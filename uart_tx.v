==> flow/design.v <==
`timescale 1ns/1ps
module uart_tx #(
    parameter CLK_FREQ = 50_000_000,  
    parameter BAUD     = 9600
)(
    input  wire clk,
    input  wire rst,
    input  wire tx_start,         
    input  wire [7:0] tx_data,    
    output reg  tx_line,          
    output reg  tx_busy           
);
    localparam integer BAUD_DIV = CLK_FREQ / BAUD;
    reg [$clog2(BAUD_DIV)-1:0] baud_cnt;
    reg baud_tick;
    always @(posedge clk) begin
        if (rst) begin
            baud_cnt  <= 0;
            baud_tick <= 1'b0;
        end else if (baud_cnt == BAUD_DIV - 1) begin
            baud_cnt  <= 0;
            baud_tick <= 1'b1;
        end else begin
            baud_cnt  <= baud_cnt + 1'b1;
            baud_tick <= 1'b0;
        end
    end
    localparam IDLE  = 2'd0;
    localparam START = 2'd1;
    localparam DATA  = 2'd2;
    localparam STOP  = 2'd3;
    reg [1:0] state;
    reg [2:0] bit_idx;
    reg [7:0] shift_reg;
    always @(posedge clk) begin
        if (rst) begin
            state     <= IDLE;
            tx_line   <= 1'b1;    
            tx_busy   <= 1'b0;
            bit_idx   <= 3'd0;
            shift_reg <= 8'd0;
        end else begin
            case (state)
                IDLE: begin
                    tx_line <= 1'b1;
                    tx_busy <= 1'b0;
                    if (tx_start) begin
                        shift_reg <= tx_data;
                        state     <= START;
                        tx_busy   <= 1'b1;
                    end
                end
                START: begin
                    if (baud_tick) begin
                        tx_line <= 1'b0;   
                        bit_idx <= 3'd0;
                        state   <= DATA;
                    end
                end
                DATA: begin
                    if (baud_tick) begin
                        tx_line   <= shift_reg[0];
                        shift_reg <= shift_reg >> 1;
                        bit_idx   <= bit_idx + 1'b1;
                        if (bit_idx == 3'd7) begin
                            state <= STOP;
                        end
                    end
                end
                STOP: begin
                    if (baud_tick) begin
                        tx_line <= 1'b1;   
                        state   <= IDLE;
                        tx_busy <= 1'b0;
                    end
                end
                default: state <= IDLE;
            endcase
        end
    end
endmodule
Step by step through the tools: uart_tx
What the tools print for uart_tx, step after step. Lines are those of the file above, counted from 1. Cell names lack the library's common part. A cell with n/a has no value.

Design top: uart_tx. Clock input: clk. Library: sky130hd. Timing corner: tt_025C_1v80.

After elaboration
Yosys after proc, flatten, opt, wreduce and memory -nomap, before mapping. Memory bits, and registers merged into a memory's read port (data or address), are not among the register bits. Print and check cells are not counted. Equal cells are merged and count once.

The figure for elaborated cells is 49. The figure for flip-flop bits (word level) is 29. For clocked read ports x word width the number is 0. For input port bits the number is 11. ROM bits: 0. For memories kept the number is 0. Latch bits: 0. Bits in writable memories: 0.

Under equal/unequal tests stands 10. The figure for $lt $le $gt $ge is 0. The figure for divide/modulo/power cells is 0. For muxes and demuxes the number is 19. The entry for shift-type cells reads 0. The entry for add/sub/neg operators reads 2. Under bitwise logic cells stands 0. The figure for reductions and logical operators is 11. For $mul the number is 0.

Operators with widths (count): case mux 8 bit (select 2 bit) (1); 2-to-1 mux 8 bit (2); adder 13 x 1 -> 13 bit with constant B (1); == test 13 bit with constant B (1); inequality test 2 bit with constant B (5); 2-to-1 mux 2 bit (5); case mux 2 bit (select 4 bit) (1); nonzero test 2 bit (3); AND reduction 3 bit (2); AND reduction 6 bit (1); case mux 3 bit (select 2 bit) (1); 2-to-1 mux 3 bit (2); 2-to-1 mux 1 bit (5); == test 2 bit with constant B (2); AND reduction 4 bit (1); nonzero test 4 bit (1); case mux 1 bit (select 4 bit) (1); adder 3 x 1 -> 3 bit with constant B (1); == test 3 bit with constant B (1); == test 2 x 1 -> 1 bit with constant B (1); zero test 2 bit (1); AND reduction 2 bit (1); OR reduction 2 bit (1); case mux 1 bit (select 2 bit) (1).

Logic depth
Yosys ltp: most cells in a row. Word level: on the elaborated netlist, between registers, memories and ports. Mapped: between sequential cells and ports; inverters and the memories' decode and read muxes count.

The figure for word-level depth is 4. The entry for ABC_AREA reads 1. Depth in mapped cells: 7. Depth with buffers taken out: 7.

Mapped cells and area
Yosys stat after the flow's synthesis: flattened, memories mapped to cells. It holds for the ABC_AREA given above (unset counts as 0); a run with the other value may have another netlist. The area totals of this step are shown rounded.

Cell types: dfxtp_1 (count 31, area in all 620.595 um2); nand2_1 (count 68, area in all 255.245 um2); nor2_1 (count 34, area in all 127.622 um2); inv_1 (count 18, area in all 67.565 um2); a21oi_1 (count 13, area in all 65.062 um2); nand3_1 (count 12, area in all 60.058 um2); ha_1 (count 3, area in all 37.536 um2); o21ai_1 (count 7, area in all 35.034 um2); xor2_1 (count 3, area in all 26.275 um2); buf_6 (count 2, area in all 22.522 um2); nand3_2 (count 2, area in all 20.019 um2); nand2_2 (count 3, area in all 18.768 um2); nand4_1 (count 3, area in all 18.768 um2); a21oi_4 (count 1, area in all 16.266 um2); buf_2 (count 3, area in all 15.014 um2); o211ai_1 (count 2, area in all 15.014 um2); o21ai_0 (count 3, area in all 15.014 um2); nor2_2 (count 2, area in all 12.512 um2).

Other cell types: 7; their cells: 8.

For mapped area the number is 1500 um2. Under mapped flip-flops stands 31. Mapped cells: 218.

Path before layout
Path of least setup slack by OpenSTA after synthesis, without wires, with an ideal clock, recovery checks aside; 20% of the period is set as input and as output delay. Where synthesis merged equal registers, the netlist keeps one of their names.

Path type: reg2reg. Start point: register baud_cnt[0]. End point: register baud_cnt[7]. The entry for period reads 2.4 ns. The figure for path buffers is 1. Under stages stands 8. The figure for setup time is 0.114 ns. Path slack: 1.224 ns. The entry for delay of the path reads 1.175 ns. The entry for arrival reads 1.061 ns. Under period reached after synthesis stands 1.176 ns.

"delay of the path" is the arrival time less input delay plus setup time. "stages" counts driving pins, that of a launching flip-flop among them; a cell with two outputs on the path counts twice. "period reached after synthesis" = period - worst setup slack (recovery checks aside). The figure is calculated, with input and output delays left at 20% of the set period. The rows between start and end are the longest chain of elaborated cells between them; the timing report does not say that the signal goes this way. Where chains are equally long, one stands for them. A line is the first line of the expression or statement that the cell stems from. Yosys adds cells for indexed reads and writes and turns some case tables into memories. At most two assigning lines are given for a register; there are more.

Cell sequence: dfxtp_1 -> ha_1 -> nand2_1 -> nor2_1 -> nand3_2 -> nand2_2 -> buf_6 -> nor2_1. The entry for length of the longest elaborated chain reads 2. For elaborated cells on any way between the ends the number is 3. Under source lines of those cells stands 2.

RTL lines, path after synthesis: start: declaration (RTL line 14) `reg [$clog2(BAUD_DIV)-1:0] baud_cnt;`; start: assignment (RTL line 18) `baud_cnt  <= 0;`; start: assignment (RTL line 24) `baud_cnt  <= baud_cnt + 1'b1;`; == test 13 bit (RTL line 20) `end else if (baud_cnt == BAUD_DIV - 1) begin`; OR reduction 2 bit; end: assignment (RTL line 21) `baud_cnt  <= 0;`; end: assignment (RTL line 24); end: declaration (RTL line 14).

Path in the finished layout
From the final timing report of run 1: the path of least setup slack in the routed layout; clock arrival at registers is part of the times.

Path type: reg2out. Start point: register tx_line. End point: output tx_line. The entry for arrival reads 1.21 ns. The entry for period reads 3.22 ns. Path slack: 1.36 ns. The figure for path buffers is 1. Under stages stands 2.

At most two assigning lines are given for a register; there are more.

Cell sequence: dfxtp_1 -> clkdlybuf4s50_1. The entry for length of the longest elaborated chain reads 0. For elaborated cells on any way between the ends the number is 0. Under source lines of those cells stands 0.

RTL lines, path post-layout: start: declaration (RTL line 10) `output reg  tx_line,`; start: assignment (RTL line 38) `tx_line   <= 1'b1;`; start: assignment (RTL line 62) `tx_line   <= shift_reg[0];`; end: declaration (RTL line 10).

Memo
Re: implementation data of uart_tx

Module uart_tx, platform sky130hd: 2 stored runs of the flow (Yosys, OpenROAD) with differing settings, in no particular order. Input and output delays are each 20% of the period that was set; the output load is 0.01 pF. "reached clock period" is the run's clock period less its worst setup slack. It is reckoned from that one timing run; input and output delays stay at 20% of the period that was set. By "critical setup path time" is meant the share of the clock period that the worst setup path is allowed (20% is reserved at inputs, 20% at outputs), minus its slack. Clock arrival times at its registers enter into it. Results are given in rounded form.

Files of run 1:
==> flow/run.sh <==
#!/bin/bash
# the make line also repeats the synthesis and layout settings of config.mk as NAME=value (left out here)
make -C /OpenROAD-flow-scripts/flow DESIGN_CONFIG=/design/flow/config.mk WORK_HOME=/design/flow/orfs CLKGATE_MAP_FILE= finish
==> flow/config.mk <==
export PLATFORM = sky130hd
export DESIGN_NAME = uart_tx
export DESIGN_NICKNAME = uart_tx
export VERILOG_FILES = /design/flow/design.v
export SDC_FILE = /design/flow/constraint.sdc
export NUM_CORES = 4
export LEC_CHECK = 0
export ABC_AREA = 1
export CAP_MARGIN = 20
export CORE_MARGIN = 2
export CORE_UTILIZATION = 63
export CTS_CLUSTER_DIAMETER = 224
export CTS_CLUSTER_SIZE = 48
export GPL_ROUTABILITY_DRIVEN = 1
export MAX_ROUTING_LAYER = met4
export PLACE_DENSITY_LB_ADDON = 0.03
export SLEW_MARGIN = 20
==> flow/constraint.sdc <==
create_clock -name core_clock -period 3.22 [get_ports {clk}]
set_input_delay 0.6440 -clock core_clock [delete_from_list [all_inputs] [get_ports {clk}]]
set_output_delay 0.6440 -clock core_clock [all_outputs]
set_load 0.01 [all_outputs]

Results of run 1. The synthesized cell area is 1,500 um2. The area of the die reads 2,800 um2. The standard-cell area after routing is 1,700 um2. The post-layout utilization comes to 0.76. The setup slack of the worst path is 1.4 ns. The measured worst hold slack is 0.47 ns. For the reached clock period the run shows 1.856 ns. The critical setup path time comes to 1.21 ns. Worst path kind: reg2out.

Files of run 2:
==> flow/run.sh <==
#!/bin/bash
# the make line also repeats the synthesis and layout settings of config.mk as NAME=value (left out here)
make -C /OpenROAD-flow-scripts/flow DESIGN_CONFIG=/design/flow/config.mk WORK_HOME=/design/flow/orfs CLKGATE_MAP_FILE= finish
==> flow/config.mk <==
export PLATFORM = sky130hd
export DESIGN_NAME = uart_tx
export DESIGN_NICKNAME = uart_tx
export VERILOG_FILES = /design/flow/design.v
export SDC_FILE = /design/flow/constraint.sdc
export NUM_CORES = 4
export LEC_CHECK = 0
export CAP_MARGIN = 20
export CELL_PAD_IN_SITES_DETAIL_PLACEMENT = 1
export CELL_PAD_IN_SITES_GLOBAL_PLACEMENT = 1
export CORE_ASPECT_RATIO = 0.73
export CORE_MARGIN = 2
export CORE_UTILIZATION = 16
export PLACE_DENSITY = 0.5
export SETUP_SLACK_MARGIN = -0.03
export SLEW_MARGIN = 35
==> flow/constraint.sdc <==
create_clock -name core_clock -period 1.41 [get_ports {clk}]
set_input_delay 0.2820 -clock core_clock [delete_from_list [all_inputs] [get_ports {clk}]]
set_output_delay 0.2820 -clock core_clock [all_outputs]
set_load 0.01 [all_outputs]

Results of run 2. The synthesized cell area is 1,400 um2. The area of the die reads 9,300 um2. The standard-cell area after routing is 2,000 um2. The post-layout utilization comes to 0.24. The setup slack of the worst path is 0.078 ns. The measured worst hold slack is 0.48 ns. For the reached clock period the run shows 1.332 ns. The critical setup path time comes to 1.33 ns. Worst path kind: reg2reg.
